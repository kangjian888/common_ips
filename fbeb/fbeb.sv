==> flow/design.v <==
module fbeb#(
    parameter DEPTH = 8,
    parameter DATA_WIDTH = 8
)
(
    input clk,
    input rst_n,
    input upstream_vld,
    output upstream_rdy,
    input [DATA_WIDTH-1:0] upstream_data,
    output downstream_vld,
    input downstream_rdy,
    output reg [DATA_WIDTH-1:0] downstream_data
);
localparam POINT_WIDTH = $clog2(DEPTH);
wire push;
wire pop;
assign push = upstream_vld && upstream_rdy;
assign pop = downstream_vld && downstream_rdy;
reg [POINT_WIDTH-1:0] tail;
reg [POINT_WIDTH-1:0] head;
always_ff @( posedge clk or negedge rst_n ) begin : point_gen
    if(~rst_n) begin
        head <= 'd0;
        tail <= 'd0;
    end
    else begin
        if(push) begin
            if(tail < DEPTH) begin
                tail <= tail + 1'b1; 
            end
            else begin
                tail <= 'd0;
            end
        end
        if(pop) begin
            if(head < DEPTH) begin
                head <= head + 1'b1;
            end
            else begin 
                head <= 'd0;
            end
        end
    end
end
wire [DEPTH-1:0] upstream_vld_demux;
genvar fifo_depth;
generate
    for (fifo_depth = 0; fifo_depth < DEPTH; fifo_depth = fifo_depth + 1) begin
        assign upstream_vld_demux[fifo_depth] = (tail == fifo_depth)? upstream_vld : 1'b0;
    end
endgenerate
wire [DEPTH-1:0] downstream_rdy_demux;
generate
    for (fifo_depth = 0; fifo_depth < DEPTH; fifo_depth = fifo_depth + 1) begin
        assign downstream_rdy_demux[fifo_depth] = (head == fifo_depth)? downstream_rdy : 1'b0;
    end
endgenerate
wire [DEPTH-1:0][DATA_WIDTH-1:0] downstream_data_src;
wire [DEPTH-1:0] upstream_rdy_src;
wire [DEPTH-1:0] downstream_vld_src;
generate
    for(fifo_depth = 0; fifo_depth < DEPTH; fifo_depth = fifo_depth + 1) begin
        hbeb #(
            .DATA_WIDTH(DEPTH))
        u_hbeb
    (
        .clk(clk),
        .rst_n(rst_n),
        .upstream_vld(upstream_vld_demux[fifo_depth]),
        .upstream_rdy(upstream_rdy_src[fifo_depth]),
        .upstream_data(upstream_data),
        .downstream_vld(downstream_vld_src[fifo_depth]),
        .downstream_rdy(downstream_rdy_demux[fifo_depth]),
        .downstream_data(downstream_data_src[fifo_depth])
    );
    end
endgenerate
assign downstream_data = downstream_data_src[head];
assign downstream_vld = |downstream_vld_src;
assign upstream_rdy = |upstream_rdy_src;
endmodule
module hbeb #(
    parameter DATA_WIDTH = 8
)
(
    input clk,
    input rst_n,
    input upstream_vld,
    output upstream_rdy,
    input [DATA_WIDTH-1:0] upstream_data,
    output downstream_vld,
    input downstream_rdy,
    output reg [DATA_WIDTH-1:0] downstream_data
);
reg  full;
always_ff @( posedge clk or negedge rst_n ) begin : write_and_read
    if(~rst_n) begin
        full <= 2'd0;
        downstream_data <= {DATA_WIDTH{1'b0}};
    end
    else begin
        if(upstream_vld && full == 1'b0) begin
            full <= 1'b1;
            downstream_data <= upstream_data;
        end
        if(downstream_rdy && full == 1'b1) begin
            full <= 1'b0;
        end
    end
end
assign downstream_vld = full;
assign upstream_rdy = ~full;
endmodule
======== Tool chain data of fbeb ========
Tool output for the design above, in the order of the flow.
Line numbers count from 1 in the design file above.
Library cell names are shortened.
Not given: --
design
  top module .............................. fbeb
  clock ................................... clk
  standard-cell library ................... sky130hd
  corner .................................. tt_025C_1v80

======== Word-level counts ========
Source: Yosys, flattened and elaborated, memories not mapped. Widths are those after wreduce. Registers that Yosys merges into a memory's read port (data or address) are not register bits. Print and check cells do not count. Equal cells are merged and count once.
cells by class
  add/subtract/negate cells ............... 2
  $lt $le $gt $ge ......................... 2
  equal/unequal tests ..................... 14
  shifts and indexed selects .............. 1
  mux-type cells .......................... 34
  bitwise logic cells ..................... 8
  reduce/logical cells .................... 30
operators with widths
  kind                                                                           count
  64-bit by 7-bit variable part select with 8-bit output                         1
  1-bit 2-to-1 mux                                                               32
  3-bit == test (second input constant)                                          8
  1-bit logical AND                                                              18
  2-bit nonzero test                                                             8
  8-bit OR reduction                                                             2
  3-bit by 2-bit == test with 1-bit output (second input constant)               4
  1-bit NOT                                                                      8
  3-bit by 4-bit less-than comparator with 1-bit output (second input constant)  2
  3-bit by 1-bit adder with 3-bit output (second input constant)                 2
  3-bit by 1-bit == test with 1-bit output (second input constant)               2
  3-bit zero test                                                                2
  3-bit 2-to-1 mux                                                               2
bit counts
  register bits after elaboration ......... 78
  output and inout port bits .............. 10
  word-level cells ........................ 109

======== Depth ========
Depth = most cells in a row (Yosys ltp): at word level without a register or memory, in the mapped netlist without a sequential cell, where the memories' decode and read muxes count.
depth
  depth in word-level cells ............... 5
  ABC_AREA ................................ 0
  mapped depth ............................ 7
  gate-level depth less buffers ........... 5

======== After synthesis ========
Yosys stat after the flow's synthesis: flattened, memories mapped to cells. It holds for the ABC_AREA given above (unset counts as 0); a run with the other value may have another netlist.
The area totals of this step are shown rounded.
synthesis totals
  standard cells after synthesis .......... 255
  synthesis area .......................... 3670 sq um
  area of sequential cells ................ 1950 sq um
  flip-flop cells ......................... 78
  buffer cells ............................ 8
cell types
  cell type  count  area in all (sq um)
  dfrtp_1    78     1.95E+03
  mux2_2     58     653.126
  mux4_2     16     360.346
  nand2_1    43     161.405
  ha_1       12     150.144
  mux2_4     8      120.115
  buf_6      3      33.782
  nor3_2     3      30.029
  a21o_1     3      22.522
  mux2i_1    2      20.019
  or3_1      3      18.768
  xnor2_1    2      17.517
  buf_2      3      15.014
  inv_1      4      15.014
  nand3_1    3      15.014
  nand3b_1   2      15.014
  nand4_1    2      12.512
  nor4_1     2      12.512
Not listed: further types 8, cells in them 8.
By module: a second synthesis without flattening, with its own total; a netlist apart from the flattened one above.
unflattened totals
  cells (unflattened synthesis) ........... 269
  area (unflattened synthesis) ............ 4070 sq um
Rows give one instance, submodules left out.
by module
  module               times used  cells  area (sq um)  seq. area (sq um)
  hbeb (DATA_WIDTH=8)  8           21     374           225
  fbeb                 1           101    1070          150

======== Timing after synthesis ========
OpenSTA on the mapped netlist: ideal clock, no wires. The path of least setup slack (recovery checks aside). Input and output delay are each 20% of the period. Register names are those of the netlist, which keeps one name where synthesis merged equal registers.
path post-synthesis
  path type ............................... flip-flop to output port
  start ................................... reg head[0]
  end ..................................... out downstream_data[0]
  period .................................. 3.07 ns
  output delay ............................ 0.614 ns
  launch time at the first pin ............ 0.000 ns
  arrival time ............................ 1.502 ns
  required time ........................... 2.456 ns
  setup slack ............................. 0.954 ns
  path delay .............................. 1.502 ns
  stages .................................. 6
  buffers on the path ..................... 2
  period reached after synthesis .......... 2.116 ns
"path delay" = arrival - input delay + setup time.
A path that ends at an output port has no setup time.
"stages": output pins that drive a net of the path, with the launching flip-flop's if there is one; two outputs of one cell count as two.
"period reached after synthesis" = period - worst setup slack (recovery checks aside). The figure is calculated, with input and output delays left at 20% of the set period.
The rows between start and end are the longest chain of elaborated cells between them; the timing report does not say that the signal goes this way. Where chains are equally long, one stands for them.
Each line given opens the expression or statement behind the cell; cells for indexed reads and writes are added by Yosys, which also makes memories of some case tables.
A register here has more assigning lines than the two given.
on the way, post-synthesis
  cells stage by stage .................... dfrtp_1 > buf_2 > buf_4 > mux4_2 > nand2_1 > nand2_1
  cells in the longest elaborated chain ... 1
  elaborated cells between the ends (all ways) .. 1
RTL lines, path post-synthesis
  item                                                    RTL line  RTL
  start, declared                                         21        reg [POINT_WIDTH-1:0] head;
  start, assigned                                         24        head <= 'd0;
  start, assigned                                         38        head <= head + 1'b1;
  64-bit by 7-bit variable part select with 8-bit output  79        assign downstream_data = downstream_data_src[head];
  end, declared                                           13        output reg [DATA_WIDTH-1:0] downstream_data

======== Path in the finished layout ========
From the final timing report of job 1: the path of least setup slack in the routed layout; clock arrival at registers is part of the times.
path after layout
  path type ............................... flip-flop to output port
  start ................................... reg head[0]
  end ..................................... out downstream_data[1]
  period .................................. 1.45 ns
  output delay ............................ 0.29 ns
  launch time at the first pin ............ 0.33 ns
  arrival time ............................ 1.67 ns
  required time ........................... 1.16 ns
  setup slack ............................. -0.51 ns
  stages .................................. 6
  buffers on the path ..................... 2
The rows between start and end are the longest chain of elaborated cells between them; the timing report does not say that the signal goes this way. Where chains are equally long, one stands for them.
A register here has more assigning lines than the two given.
on the way, after layout
  cells stage by stage .................... dfrtp_2 > buf_6 > mux4_2 > nand2_1 > nand2_2 > buf_2
  cells in the longest elaborated chain ... 1
  elaborated cells between the ends (all ways) .. 1
RTL lines, path after layout
  item                                                    RTL line  RTL
  start, declared                                         21        reg [POINT_WIDTH-1:0] head;
  start, assigned                                         24        head <= 'd0;
  start, assigned                                         38        head <= head + 1'b1;
  64-bit by 7-bit variable part select with 8-bit output  79        assign downstream_data = downstream_data_src[head];
  end, declared                                           13        output reg [DATA_WIDTH-1:0] downstream_data

Ticket comment

Stored flow runs of fbeb (2 of them; Yosys, OpenROAD, sky130hd). They differ in their settings and are not a sequence. Constraints: input delay and output delay 20% of the set period each, output load 0.01 pF.
"clock period reached" means the clock period less the worst setup slack. The figure is calculated, with input and output delays left at 20% of the set period.
"power consumption": no workload was simulated; the value follows from the tool's default switching activity.
Values from the reports are rounded here.

---- job 1 ----
settings
  period_ns = 1.45
  CORE_UTILIZATION = 42
  SETUP_SLACK_MARGIN = -0.02
  PLACE_DENSITY_LB_ADDON = 0.26
  CORE_ASPECT_RATIO = 0.76
  CORE_MARGIN = 8
  CELL_PAD_IN_SITES_GLOBAL_PLACEMENT = 1
  TNS_END_PERCENT = 55
  CTS_CLUSTER_SIZE = 20
  SLEW_MARGIN = 20
  MAX_ROUTING_LAYER = met4
  CAP_MARGIN = 20
results
  worst slack on setup checks ............. -0.513 ns
  utilization ............................. 62.8 %
  power consumption ....................... 12400 uW
  area inside the die boundary ............ 12000 sq um
  Yosys chip area after synthesis ......... 3670 sq um
  clock period reached .................... 1.963 ns

---- job 2 ----
settings
  period_ns = 1.16
  CORE_UTILIZATION = 28
  CORE_MARGIN = 8
  CELL_PAD_IN_SITES_DETAIL_PLACEMENT = 1
  ABC_AREA = 1
  GPL_TIMING_DRIVEN = 1
  CTS_CLUSTER_SIZE = 45
  MIN_ROUTING_LAYER = met1
  CAP_MARGIN = 20
  SLEW_MARGIN = 20
results
  worst slack on setup checks ............. -0.799 ns
  utilization ............................. 46.7 %
  power consumption ....................... 19200 uW
  area inside the die boundary ............ 18000 sq um
  Yosys chip area after synthesis ......... 3910 sq um
  clock period reached .................... 1.959 ns
